==> flow/design.v <==
module Reg_Manager(r1Idx, r2Idx, writeM, writeIdx, writeData, r1Data, r2Data);
    input [1 : 0] r1Idx;
    input [1 : 0] r2Idx; 
    input writeM;
    input [1 : 0] writeIdx;
    input [16 - 1 : 0] writeData;
    output [16 - 1 : 0] r1Data;
    output [16 - 1 : 0] r2Data;
    reg [16 - 1 : 0] registers [3 : 0];
    assign r1Data = registers[r1Idx];
    assign r2Data = registers[r2Idx];
    initial begin
        registers[0] = 0;
        registers[1] = 0;
        registers[2] = 0;
        registers[3] = 0;
    end
    always @(posedge writeM) begin
        registers[writeIdx] = writeData;
    end
endmodule
Reports on Reg_Manager:

What the tools print for Reg_Manager, step after step.
Line numbers count from 1 in the design file above.
Cell names lack the library's common part.
A cell with n/a has no value.

* design top: Reg_Manager
* clock input: writeM
* cell library: sky130hd
* timing corner: tt_025C_1v80

Word-level counts:

Yosys after proc, flatten, opt, wreduce and memory -nomap, before mapping. Enables and synchronous resets that opt folds into registers are not counted as muxes. Memory bits, and registers merged into a memory's read port (data or address), are not among the register bits. Print and check cells are not counted. Equal cells are merged and count once.
Yosys's memory passes give these memory sizes; they may raise the number of words (mostly to a power of two), join words into wider ones and drop unused or constant bits.

* memory cells: 1
* cells after elaboration: 1
* register bits after elaboration: 0
* bits in writable memories: 64

Memory list
* registers: words 4, bits a word 16, read ports 2, wr ports 1, RTL line 9 `reg [16 - 1 : 0] registers [3 : 0];`

Longest topological paths:

Depth = most cells in a row (Yosys ltp): at word level without a register or memory, in the mapped netlist without a sequential cell, where the memories' decode and read muxes count.

* word-level depth: 0
* ABC_AREA: 1
* mapped depth: 6

Synthesis result:

The flow's flattened synthesis, as Yosys stat reports it; memories are mapped. The netlist is that of the ABC_AREA named above (0 if unset); the other value can give another one.
The area totals of this step are shown rounded.

Cells by type
* edfxtp_1: count 64, area in all 1.92E+03 sq um
* nand2_1: count 161, area in all 604.33 sq um
* nand3_1: count 64, area in all 320.307 sq um
* inv_1: count 67, area in all 251.491 sq um
* buf_6: count 12, area in all 135.13 sq um
* buf_4: count 6, area in all 45.043 sq um
* inv_4: count 2, area in all 12.512 sq um
* nor2_1: count 3, area in all 11.261 sq um
* buf_2: count 2, area in all 10.01 sq um
* inv_2: count 2, area in all 7.507 sq um

* standard cells after synthesis: 383
* buffers: 20
* flip-flop cells: 64
* sequential part of the area: 1920 sq um
* cell area after synthesis: 3320 sq um

Path before layout:

Source: OpenSTA report_checks on the synthesized netlist (no wires, ideal clock, input and output delay 20% of the period each), path of least setup slack; recovery checks are left aside. Register names are those of the netlist, which keeps one name where synthesis merged equal registers.

* kind: input to register
* start: input port writeIdx[0]
* end: memory registers[1][0]
* path buffers: 0
* input delay: 320 ps
* delay of the path: 1111 ps
* stages: 2
* required time: 1211 ps
* arrival time: 1042 ps
* clock period: 1600 ps
* launch time at the first pin: 320 ps
* library setup time: 389 ps
* slack: 170 ps
* synthesis period reached: 1430 ps

"delay of the path" is the arrival time less input delay plus setup time.
"stages": output pins that drive a net of the path, with the launching flip-flop's if there is one; two outputs of one cell count as two.
"synthesis period reached" is the clock period less the worst setup slack; recovery checks do not enter. This is arithmetic on one report: input and output delays are still those of the set period (20% each).

* cells stage by stage: inv_1 nor2_1
* cells in the longest elaborated chain: 0

RTL lines, path after synthesis
* start, declared: RTL line 5 `input [1 : 0] writeIdx;`
* end, declared: RTL line 9 `reg [16 - 1 : 0] registers [3 : 0];`

Timing after layout:

From the final timing report of run A: the path of least setup slack in the routed layout; clock arrival at registers is part of the times.
The report prints the path's times to 10 ps; the period is as set.

* kind: register to output
* start: memory registers[0][7]
* end: output port r1Data[7]
* required time: 1370 ps
* launch time at the first pin: 330 ps
* clock period: 1710 ps
* arrival time: 1210 ps
* stages: 6
* slack: 160 ps
* path buffers: 1
* external output delay: 340 ps

Between the ends stands the longest chain of elaborated cells between them, by number of cells; it is not shown to be the way that was timed. Of several equally long chains one is given.
A line is the first line of the expression or statement that the cell stems from. Yosys adds cells for indexed reads and writes and turns some case tables into memories.
The chain passes a memory read, where the word-level depth is cut; so it can be longer than that depth.

* cells stage by stage: edfxtp_1 inv_1 nand2_1 nand3_1 nand2_1 buf_2
* cells in the longest elaborated chain: 1

RTL lines, path after layout
* start, declared: RTL line 9 `reg [16 - 1 : 0] registers [3 : 0];`
* memory 4 x 16 bit: RTL line 9
* end, declared: RTL line 7 `output [16 - 1 : 0] r1Data;`

==> results <==
Design Reg_Manager on sky130hd. What follows are 2 stored runs of the flow, each under its own settings; their order means nothing. The constraints put input and output delay at 20% of the set period each and load the outputs with 0.01 pF.
By "clock period achieved" is meant the clock period of the run minus its worst setup slack. This is arithmetic on one report: input and output delays are still those of the set period (20% each).
"worst setup path time": the worst setup path's part of the clock period (all of it between registers, 20% less for each end at a port) less its slack. A launch clock that arrives late makes it longer, a capture clock that arrives late makes it shorter.
"power consumption": no workload was simulated; the value follows from the tool's default switching activity.
"worst setup path time" is given in steps of 10 ps.
Measured values are rounded.

### Run A

Settings: `period_ns=1.71`, `CORE_UTILIZATION=24`, `SETUP_SLACK_MARGIN=0.21`, `PLACE_DENSITY=0.83`, `CORE_ASPECT_RATIO=1.2`, `CORE_MARGIN=5`, `CELL_PAD_IN_SITES_GLOBAL_PLACEMENT=0`, `CELL_PAD_IN_SITES_DETAIL_PLACEMENT=2`, `TNS_END_PERCENT=55`, `ABC_AREA=1`, `GPL_TIMING_DRIVEN=1`, `CTS_CLUSTER_DIAMETER=206`, `SLEW_MARGIN=15`, `CAP_MARGIN=20`

- Die footprint: 16300 sq um
- Post-route worst hold slack: 646 ps
- Post-route utilization: 0.338
- Clock period achieved: 1548 ps
- Lowest setup slack: 162 ps
- Worst setup path time: 1210 ps
- Critical path kind: register to output
- Area of the synthesized netlist: 3320 sq um
- Total negative slack: 0 ps
- Area of the standard cells in the finished layout: 4640 sq um
- Power consumption: 4680 uW

### Run B

Settings: `period_ns=2.97`, `CAP_MARGIN=20`, `CORE_MARGIN=2`, `CORE_UTILIZATION=40`, `SLEW_MARGIN=20`

- Power consumption: 2190 uW
- Area of the synthesized netlist: 2790 sq um
- Area of the standard cells in the finished layout: 3700 sq um
- Total negative slack: 0 ps
- Die footprint: 7670 sq um
- Lowest setup slack: 261 ps
- Worst setup path time: 1520 ps
- Critical path kind: input to output
- Clock period achieved: 2709 ps
- Post-route utilization: 0.548
- Post-route worst hold slack: 893 ps
